==> flow/design.v <==
`timescale 1ns / 1ps
module AddressRegisterFile(I, OutCSel, OutDSel, FunSel, RegSel, Clock, OutC, OutD);
    input wire [15:0] I;
    input wire [1:0] OutCSel;
    input wire [1:0] OutDSel;
    input wire [2:0] FunSel;
    input wire [2:0] RegSel;
    input Clock;
    output reg [15:0] OutC;
    output reg [15:0] OutD;
    wire [15:0] PC_Q, AR_Q, SP_Q;
    Register PC(.I(I), .E(~RegSel[2]), .FunSel(FunSel), .Clock(Clock), .Q(PC_Q));
    Register AR(.I(I), .E(~RegSel[1]), .FunSel(FunSel), .Clock(Clock), .Q(AR_Q));
    Register SP(.I(I), .E(~RegSel[0]), .FunSel(FunSel), .Clock(Clock), .Q(SP_Q));
    always @(*) begin
        case(OutCSel)
            2'b00: OutC <= PC_Q;
            2'b01: OutC <= PC_Q;
            2'b10: OutC <= AR_Q;
            2'b11: OutC <= SP_Q;
        endcase
        case(OutDSel)
            2'b00: OutD <= PC_Q;
            2'b01: OutD <= PC_Q;
            2'b10: OutD <= AR_Q;
            2'b11: OutD <= SP_Q;
        endcase
    end
endmodule
`timescale 1ns / 1ps
module Register(I, E, FunSel, Clock, Q);
    input wire [15:0] I;
    input wire E;
    input wire [2:0] FunSel;
    input wire Clock;
    output reg [15:0] Q;
    initial begin
        Q = 16'b0;
    end
    always @(posedge Clock) begin
        if(E) begin
            case(FunSel)
                3'b000: Q = Q - 16'd1;
                3'b001: Q = Q + 16'd1;
                3'b010: Q = I;
                3'b011: Q = 16'b0;
                3'b100: Q = {8'b0, I[7:0]};                            
                3'b101: Q[7:0] = I[7:0]; 
                3'b110: Q[15:8] = I[7:0]; 
                3'b111: Q[15:0] = { {8{I[7]}}, I[7:0] };   
            endcase
        end
    end
endmodule
-- Step by step through the tools: AddressRegisterFile
What the tools print for AddressRegisterFile, step after step.
Lines are those of the file above, counted from 1.
Operators: Yosys type, input widths -> output width; for muxes data width and select width s.
Cell names lack the library's common part.
Not given: --
- top module: AddressRegisterFile
- clock input: Clock
- standard-cell library: sky130hd
- library corner: tt_025C_1v80

-- Word-level counts
Counts by Yosys on the flattened word-level netlist (proc, flatten, opt, wreduce; memories kept). Register bits leave out memories and registers merged into their read ports (data or address). Print and check cells are left out. Cells with the same type and inputs are merged into one.
- mux-type cells at 8
- eq/ne operators: 13
- noted reduce/logical cells: 13
- add/subtract/negate cells at 6
- bitwise logic cells at 5
- operators with widths (operator ; number):
    $pmux 8 s6 ; 3
    $pmux 16 s3 ; 2
    $pmux 8 s4 ; 3
    $add 16x1->16 const B ; 3
    $sub 16x1->16 const B ; 3
    $reduce_and 2->1 ; 6
    $eq 3x3->1 const B ; 4
    $eq 2x2->1 const B ; 4
    $reduce_or 2->1 ; 3
    $eq 3x2->1 const B ; 2
    $not 1->1 ; 5
    $eq 2x1->1 const B ; 2
    $logic_not 2->1 ; 2
    $reduce_or 4->1 ; 1
    $eq 3x1->1 const B ; 1
    $logic_not 3->1 ; 1
- word-level cells: 51
- noted bits in registers: 48
- output and inout port bits at 32
- noted input bits: 27

-- Longest topological paths
Longest topological path by Yosys (ltp), each cell counted once; first at word level (registers and memories cut), then after technology mapping (sequential cells cut; the memories' decode and read muxes count).
- depth after elaboration: 3
- noted ABC_AREA: 0
- gate-level depth with buffers: 8
- noted gate-level depth less buffers: 7

-- Synthesis result
Source: synth_stat.txt of the flow (Yosys; design flattened, memories mapped). It holds for the ABC_AREA given above (unset counts as 0); a run with the other value may have another netlist.
The area totals of this step are shown rounded.
- cells by type (type ; number ; area in all (um2)):
    edfxtp_1 ; 48 ; 1.44E+03
    a21oi_1 ; 74 ; 370.355
    mux2i_1 ; 33 ; 330.317
    nor2_1 ; 66 ; 247.738
    clkbuf_1 ; 59 ; 221.462
    xnor2_1 ; 23 ; 201.443
    nand2_1 ; 53 ; 198.941
    xor2_1 ; 21 ; 183.926
    nor3_1 ; 24 ; 120.115
    o21ai_0 ; 22 ; 110.106
    nand3_1 ; 20 ; 100.096
    nand4_1 ; 15 ; 93.84
    a22oi_1 ; 12 ; 90.086
    a221oi_1 ; 10 ; 87.584
    nor4_1 ; 14 ; 87.584
    ha_1 ; 6 ; 75.072
    inv_1 ; 19 ; 71.318
    o22ai_1 ; 10 ; 62.56
Not listed: further types 35, cells in them 121.
- noted area of sequential cells: 1441 um2
- cell count at 650
- buffers at 68
- noted cell area after synthesis: 5000 um2
- noted mapped flip-flops: 48
The figures by module come from a second, unflattened synthesis with its own total; it is not the netlist above.
- noted cell total of the unflattened synthesis: 709
- area (unflattened synthesis) at 5702 um2
Each row is one instance without its submodules.
- by module (module ; sequential area (um2) ; instances ; area (um2) ; cells):
    Register ; 480.5 ; 3 ; 1667 ; 200
    AddressRegisterFile ; 0.0 ; 1 ; 701.9 ; 109

-- Path before layout
Source: OpenSTA report_checks on the synthesized netlist (no wires, ideal clock, input and output delay 20% of the period each), path of least setup slack; recovery checks are left aside. Register names are those of the netlist, which keeps one name where synthesis merged equal registers.
- path type: input to register
- from: in FunSel[2]
- to: reg AR.Q[15]
- noted path buffers: 2
- path delay: 1.826 ns
- noted period: 2.84 ns
- stages: 7
- slack at 0.447 ns
- external input delay at 0.568 ns
- time at the first pin at 0.568 ns
- arrival time: 2.133 ns
- data required time at 2.579 ns
- setup time: 0.261 ns
- noted period reached after synthesis: 2.393 ns
"path delay" = arrival - input delay + setup time.
"stages": output pins that drive a net of the path, with the launching flip-flop's if there is one; two outputs of one cell count as two.
"period reached after synthesis" = period - worst setup slack (recovery checks aside). The figure is calculated, with input and output delays left at 20% of the set period.
Between the ends stands the longest chain of elaborated cells between them, by number of cells; it is not shown to be the way that was timed. Of several equally long chains one is given.
A line is the first line of the expression or statement that the cell stems from. Yosys adds cells for indexed reads and writes and turns some case tables into memories.
A register here has more assigning lines than the two given.
The path ends at the data pin of a flip-flop with enable; ways to the enable are not counted.
- cell sequence: clkbuf_1 nor2b_1 or3_1 clkbuf_1 or4_1 o221ai_1 a21oi_1
- cells in the longest elaborated chain: 3
- noted elaborated cells between the ends (all ways): 9
- RTL lines with such cells: 1
- classes of those cells: 6 x eq/ne; 1 x mux; 2 x reduce/logical
- ends and longest elaborated chain, after synthesis (element ; line ; text):
    start: declaration ; 6 ; input wire [2:0] FunSel;
    $eq 3x2->1 ; 42 ; case(FunSel)
    $reduce_or 2->1 ; -- ;
    $pmux 8 s6 ; 42 ;
    end: assignment ; 43 ; 3'b000: Q = Q - 16'd1;
    end: assignment ; 44 ; 3'b001: Q = Q + 16'd1;
    end: declaration ; 36 ; output reg [15:0] Q;

-- Worst path after layout
From the final timing report of run B: the path of least setup slack in the routed layout; clock arrival at registers is part of the times.
- path type: input to register
- from: in FunSel[2]
- to: reg AR.Q[2]
- slack at -0.05 ns
- stages: 8
- external input delay at 0.48 ns
- data required time at 2.43 ns
- arrival time: 2.48 ns
- noted period: 2.38 ns
- setup time: 0.26 ns
- noted path buffers: 3
- time at the first pin at 0.48 ns
Between the ends stands the longest chain of elaborated cells between them, by number of cells; it is not shown to be the way that was timed. Of several equally long chains one is given.
A register here has more assigning lines than the two given.
The path ends at the data pin of a flip-flop with enable; ways to the enable are not counted.
- cell sequence: clkdlybuf4s50_1 buf_6 xor2_2 nor2_1 buf_4 a221oi_1 a21o_1 nand2_1
- cells in the longest elaborated chain: 3
- noted elaborated cells between the ends (all ways): 9
- RTL lines with such cells: 1
- classes of those cells: 6 x eq/ne; 1 x mux; 2 x reduce/logical
- ends and longest elaborated chain, after layout (element ; line ; text):
    start: declaration ; 6 ; input wire [2:0] FunSel;
    $eq 3x2->1 ; 42 ; case(FunSel)
    $reduce_or 4->1 ; -- ;
    $pmux 8 s4 ; 42 ;
    end: assignment ; 43 ; 3'b000: Q = Q - 16'd1;
    end: assignment ; 44 ; 3'b001: Q = Q + 16'd1;
    end: declaration ; 36 ; output reg [15:0] Q;

# Flow runs of AddressRegisterFile

Module AddressRegisterFile, platform sky130hd: 2 stored runs of the flow (Yosys, OpenROAD) with differing settings, in no particular order. Input and output delays are each 20% of the period that was set; the output load is 0.01 pF.
By "clock period reached" is meant the clock period of the run minus its worst setup slack. This is arithmetic on one report: input and output delays are still those of the set period (20% each).
"time of the worst setup path" = time allowed to the worst setup path (clock period - input delay - output delay, where it has them) - its slack; a late launch clock adds to it, a late capture clock takes from it.
"total power after layout" is the tool's figure for a default switching activity; nothing was simulated.
The measured numbers are rounded.

Run A
Settings were period_ns = 1.51; CORE_UTILIZATION = 72; SETUP_SLACK_MARGIN = 0.1; PLACE_DENSITY_LB_ADDON = 0.08; CORE_ASPECT_RATIO = 1.03; TNS_END_PERCENT = 95; GPL_TIMING_DRIVEN = 0; CAP_MARGIN = 25; SLEW_MARGIN = 15; MIN_ROUTING_LAYER = met1; MAX_ROUTING_LAYER = met4; CORE_MARGIN = 2
- no final report: placement broke off with FLW-0024

Run B
Settings were period_ns = 2.38; CORE_UTILIZATION = 21; PLACE_DENSITY = 0.95; CELL_PAD_IN_SITES_DETAIL_PLACEMENT = 1; ABC_AREA = 0; GPL_ROUTABILITY_DRIVEN = 1; CAP_MARGIN = 0; MIN_ROUTING_LAYER = met1; MAX_ROUTING_LAYER = met4; CORE_MARGIN = 2; SLEW_MARGIN = 20
- noted the worst hold slack after layout: 0.757 ns
- noted the sum of negative setup slack: -0.050 ns
- time of the worst setup path at 1.95 ns
- kind of the worst setup path: input to register
- noted the die area: 25060 um2
- final design utilization at 29.3%
- clock period reached: 2.430 ns
- area of the synthesized netlist: 5000 um2
- worst slack on setup checks at -0.050 ns
- noted the total power after layout: 3.258 mW
