==> flow/design.v <==
`timescale 1ns / 1ps
module Register(I, E, FunSel, Clock, Q);
    input wire [15:0] I;
    input wire E;
    input wire [2:0] FunSel;
    input wire Clock;
    output reg [15:0] Q;
    initial begin
        Q = 16'b0;
    end
    always @(posedge Clock) begin
        if(E) begin
            case(FunSel)
                3'b000: Q = Q - 16'd1;
                3'b001: Q = Q + 16'd1;
                3'b010: Q = I;
                3'b011: Q = 16'b0;
                3'b100: Q = {8'b0, I[7:0]};                            
                3'b101: Q[7:0] = I[7:0]; 
                3'b110: Q[15:8] = I[7:0]; 
                3'b111: Q[15:0] = { {8{I[7]}}, I[7:0] };   
            endcase
        end
    end
endmodule
`timescale 1ns / 1ps
module RegisterFile(I, OutASel, OutBSel, FunSel, RegSel, ScrSel, Clock, OutA, OutB);
    input wire [15:0] I;
    input wire [2:0] OutASel;
    input wire [2:0] OutBSel;
    input wire [2:0] FunSel;
    input wire [3:0] RegSel;
    input wire [3:0] ScrSel;
    input wire Clock;
    output reg [15:0] OutA;
    output reg [15:0] OutB;
    wire [15:0] R1_Q, R2_Q, R3_Q, R4_Q;
    wire [15:0] S1_Q, S2_Q, S3_Q, S4_Q;
    Register R1(.I(I), .E(~RegSel[3]), .FunSel(FunSel), .Clock(Clock), .Q(R1_Q));
    Register R2(.I(I), .E(~RegSel[2]), .FunSel(FunSel), .Clock(Clock), .Q(R2_Q));
    Register R3(.I(I), .E(~RegSel[1]), .FunSel(FunSel), .Clock(Clock), .Q(R3_Q));
    Register R4(.I(I), .E(~RegSel[0]), .FunSel(FunSel), .Clock(Clock), .Q(R4_Q));
    Register S1(.I(I), .E(~ScrSel[3]), .FunSel(FunSel), .Clock(Clock), .Q(S1_Q));
    Register S2(.I(I), .E(~ScrSel[2]), .FunSel(FunSel), .Clock(Clock), .Q(S2_Q));
    Register S3(.I(I), .E(~ScrSel[1]), .FunSel(FunSel), .Clock(Clock), .Q(S3_Q));
    Register S4(.I(I), .E(~ScrSel[0]), .FunSel(FunSel), .Clock(Clock), .Q(S4_Q));
    always @(*) begin
        case(OutASel)
            3'b000: OutA <= R1_Q;
            3'b001: OutA <= R2_Q;
            3'b010: OutA <= R3_Q;
            3'b011: OutA <= R4_Q;
            3'b100: OutA <= S1_Q;
            3'b101: OutA <= S2_Q;
            3'b110: OutA <= S3_Q;
            3'b111: OutA <= S4_Q;
        endcase
        case(OutBSel)
            3'b000: OutB <= R1_Q;
            3'b001: OutB <= R2_Q;
            3'b010: OutB <= R3_Q;
            3'b011: OutB <= R4_Q;
            3'b100: OutB <= S1_Q;
            3'b101: OutB <= S2_Q;
            3'b110: OutB <= S3_Q;
            3'b111: OutB <= S4_Q;
        endcase
    end
endmodule
Step by step through the tools: RegisterFile
The steps from the RTL of RegisterFile to its reports follow in flow order.
Lines are those of the file above, counted from 1.
Cell names lack the library's common part.
The mark -- stands for no value.
Design
  top: RegisterFile
  clock input: Clock
  cell library: sky130hd
  timing corner: tt_025C_1v80

After elaboration
Counts by Yosys on the flattened word-level netlist (proc, flatten, opt, wreduce; memories kept). Register bits leave out memories and registers merged into their read ports (data or address). Print and check cells are left out. Cells with the same type and inputs are merged into one.
Cells by class
  multiplexer cells: 18
  eq/ne operators: 21
  $add $sub $neg: 16
  reduce/logical cells: 21
  bitwise logic cells: 10
Operators with widths (count)
  parallel mux 8 bit (select 6 bit): 8
  parallel mux 16 bit (select 8 bit): 2
  parallel mux 8 bit (select 4 bit): 8
  adder 16 x 1 -> 16 bit with constant B: 8
  subtractor 16 x 1 -> 16 bit with constant B: 8
  == test 3 bit with constant B: 12
  AND reduction 2 bit: 16
  == test 3 x 2 -> 1 bit with constant B: 6
  NOT 1 bit: 10
  == test 3 x 1 -> 1 bit with constant B: 3
  zero test 3 bit: 3
  OR reduction 4 bit: 1
  OR reduction 2 bit: 1
Storage and ports
  bits of input ports: 34
  register bits: 128

Longest topological paths
Longest topological path by Yosys (ltp), each cell counted once; first at word level (registers and memories cut), then after technology mapping (sequential cells cut; the memories' decode and read muxes count).
Depth
  word-level depth: 3
  ABC_AREA: 0
  gate-level depth with buffers: 9

Synthesis result
Source: synth_stat.txt of the flow (Yosys; design flattened, memories mapped). It holds for the ABC_AREA given above (unset counts as 0); a run with the other value may have another netlist.
The area totals of this step are shown rounded.
Synthesis totals
  cell area after synthesis: 12700 um^2
  flip-flop cells: 128
  cell count: 1598
  area of sequential cells: 3840 um^2
Cells by type
  edfxtp_1: count 128, total area 3.84E+03 um^2
  a21oi_1: count 130, total area 650.624 um^2
  xnor2_1: count 59, total area 516.746 um^2
  nor2_1: count 137, total area 514.243 um^2
  clkbuf_1: count 134, total area 502.982 um^2
  nand2_1: count 122, total area 457.939 um^2
  o21ai_0: count 89, total area 445.427 um^2
  nand3_1: count 70, total area 350.336 um^2
  a221oi_1: count 39, total area 341.578 um^2
  mux2i_1: count 34, total area 340.326 um^2
  xor2_1: count 32, total area 280.269 um^2
  nand4_1: count 41, total area 256.496 um^2
  mux4_2: count 11, total area 247.738 um^2
  nor3_1: count 48, total area 240.23 um^2
  ha_1: count 16, total area 200.192 um^2
  nor4_1: count 31, total area 193.936 um^2
  inv_1: count 47, total area 176.419 um^2
  o22a_1: count 19, total area 166.41 um^2
Other cell types: 52; their cells: 411.
The figures by module come from a second, unflattened synthesis with its own total; it is not the netlist above.
Unflattened totals
  cells (unflattened synthesis): 1921
  area total of the unflattened synthesis: 15500 um^2
Each row is one instance without its submodules.
By module
  Register: instances 8, cells 200, area 1670 um^2
  RegisterFile: instances 1, cells 321, area 2170 um^2

Path before layout
Path of least setup slack by OpenSTA after synthesis, without wires, with an ideal clock, recovery checks aside; 20% of the period is set as input and as output delay. Where synthesis merged equal registers, the netlist keeps one of their names.
Timing post-synthesis
  kind: in2out
  start point: input OutBSel[0]
  end point: output OutB[13]
  clock period: 3.04 ns
  path delay: 1.552 ns
  launch time at the first pin: 0.608 ns
  arrival: 2.160 ns
  stages on the path: 6
  data required time: 2.432 ns
  setup slack: 0.272 ns
  synthesis period reached: 2.768 ns
"path delay" is the arrival time less input delay plus setup time.
A path that ends at an output port has no setup time.
"stages on the path": output pins that drive a net of the path, with the launching flip-flop's if there is one; two outputs of one cell count as two.
"synthesis period reached" is the clock period less the worst setup slack; recovery checks do not enter. This is arithmetic on one report: input and output delays are still those of the set period (20% each).
The rows between start and end are the longest chain of elaborated cells between them; the timing report does not say that the signal goes this way. Where chains are equally long, one stands for them.
Each line given opens the expression or statement behind the cell; cells for indexed reads and writes are added by Yosys, which also makes memories of some case tables.
Between the ends, post-synthesis
  path through: clkbuf_1 -> buf_1 -> clkbuf_1 -> mux4_2 -> a21oi_1 -> nor2_1
  cells in the longest elaborated chain: 2
  elaborated cells on any way between the ends: 9
  RTL lines with such cells: 1
  classes of those cells: 7 x eq/ne; 1 x mux; 1 x reduce/logical
RTL lines, path post-synthesis
  start: declaration: line 30  | input wire [2:0] OutBSel;
  == test 3 bit: line 58  | case(OutBSel)
  parallel mux 16 bit (select 8 bit): line 58
  end: declaration: line 36  | output reg [15:0] OutB;

Path in the finished layout
From the final timing report of stored run 1: the path of least setup slack in the routed layout; clock arrival at registers is part of the times.
Timing post-layout
  kind: reg2reg
  start point: register R2.Q[9]
  end point: register R2.Q[15]
  stages on the path: 7
  arrival: 2.78 ns
  setup slack: -0.70 ns
  clock period: 1.78 ns
  launch time at the first pin: 0.45 ns
  data required time: 2.08 ns
The rows between start and end are the longest chain of elaborated cells between them; the timing report does not say that the signal goes this way. Where chains are equally long, one stands for them.
At most two assigning lines are given for a register; there are more.
Between the ends, post-layout
  path through: edfxtp_1 -> buf_6 -> or4_4 -> or3_4 -> or4_4 -> a221o_1 -> a22oi_2
  cells in the longest elaborated chain: 2
  elaborated cells on any way between the ends: 3
  RTL lines with such cells: 3
  classes of those cells: 2 x add/sub; 1 x mux
RTL lines, path post-layout
  start: declaration: line 7  | output reg [15:0] Q;
  start: assignment: line 14  | 3'b000: Q = Q - 16'd1;
  start: assignment: line 15  | 3'b001: Q = Q + 16'd1;
  adder 16 x 1 -> 16 bit: line 15
  parallel mux 8 bit (select 6 bit): line 13  | case(FunSel)
  end: assignment: line 14
  end: assignment: line 15
  end: declaration: line 7

Subject: flow runs of RegisterFile

Hi,

Module RegisterFile, platform sky130hd: 2 stored runs of the flow (Yosys, OpenROAD) with differing settings, in no particular order. Input and output delays are each 20% of the period that was set; the output load is 0.01 pF.
"achieved clock period" = clock period - worst setup slack. The figure is calculated, with input and output delays left at 20% of the set period.
"worst setup path time" = time allowed to the worst setup path (clock period - input delay - output delay, where it has them) - its slack; a late launch clock adds to it, a late capture clock takes from it.
Measured values are rounded.

Stored run 1
==> flow/run.sh <==
#!/bin/bash
# the make line also repeats the synthesis and layout settings of config.mk as NAME=value (left out here)
make -C /OpenROAD-flow-scripts/flow DESIGN_CONFIG=/design/flow/config.mk WORK_HOME=/design/flow/orfs CLKGATE_MAP_FILE= finish
==> flow/config.mk <==
export PLATFORM = sky130hd
export DESIGN_NAME = RegisterFile
export DESIGN_NICKNAME = RegisterFile
export VERILOG_FILES = /design/flow/design.v
export SDC_FILE = /design/flow/constraint.sdc
export NUM_CORES = 4
export LEC_CHECK = 0
export CAP_MARGIN = 20
export CORE_MARGIN = 2
export CORE_UTILIZATION = 40
export SLEW_MARGIN = 20
==> flow/constraint.sdc <==
create_clock -name core_clock -period 1.78 [get_ports {Clock}]
set_input_delay 0.3560 -clock core_clock [delete_from_list [all_inputs] [get_ports {Clock}]]
set_output_delay 0.3560 -clock core_clock [all_outputs]
set_load 0.01 [all_outputs]

==> results of stored run 1 <==
chip area after synthesis (Yosys): 12,700 um^2
die area: 33,300 um^2
standard-cell area of the final layout: 23,400 um^2
utilization: 74.4 %
worst setup slack after layout: -0.698 ns
worst hold slack: 0.645 ns
achieved clock period: 2.478 ns
worst setup path time: 2.48 ns
worst setup path kind: reg2reg

Stored run 2
==> flow/run.sh <==
#!/bin/bash
# the make line also repeats the synthesis and layout settings of config.mk as NAME=value (left out here)
make -C /OpenROAD-flow-scripts/flow DESIGN_CONFIG=/design/flow/config.mk WORK_HOME=/design/flow/orfs CLKGATE_MAP_FILE= finish
==> flow/config.mk <==
export PLATFORM = sky130hd
export DESIGN_NAME = RegisterFile
export DESIGN_NICKNAME = RegisterFile
export VERILOG_FILES = /design/flow/design.v
export SDC_FILE = /design/flow/constraint.sdc
export NUM_CORES = 4
export LEC_CHECK = 0
export ABC_AREA = 1
export CAP_MARGIN = 20
export CORE_ASPECT_RATIO = 1.63
export CORE_MARGIN = 2
export CORE_UTILIZATION = 53
export CTS_CLUSTER_DIAMETER = 193
export GPL_TIMING_DRIVEN = 1
export MAX_ROUTING_LAYER = met5
export PLACE_DENSITY_LB_ADDON = 0.05
export SETUP_SLACK_MARGIN = 0.02
export SLEW_MARGIN = 30
==> flow/constraint.sdc <==
create_clock -name core_clock -period 1.87 [get_ports {Clock}]
set_input_delay 0.3740 -clock core_clock [delete_from_list [all_inputs] [get_ports {Clock}]]
set_output_delay 0.3740 -clock core_clock [all_outputs]
set_load 0.01 [all_outputs]

==> results of stored run 2 <==
chip area after synthesis (Yosys): 13,200 um^2
die area: 26,200 um^2
standard-cell area of the final layout: 18,100 um^2
utilization: 73.8 %
worst setup slack after layout: -0.175 ns
worst hold slack: 0.728 ns
achieved clock period: 2.045 ns
worst setup path time: 1.67 ns
worst setup path kind: reg2out

Regards
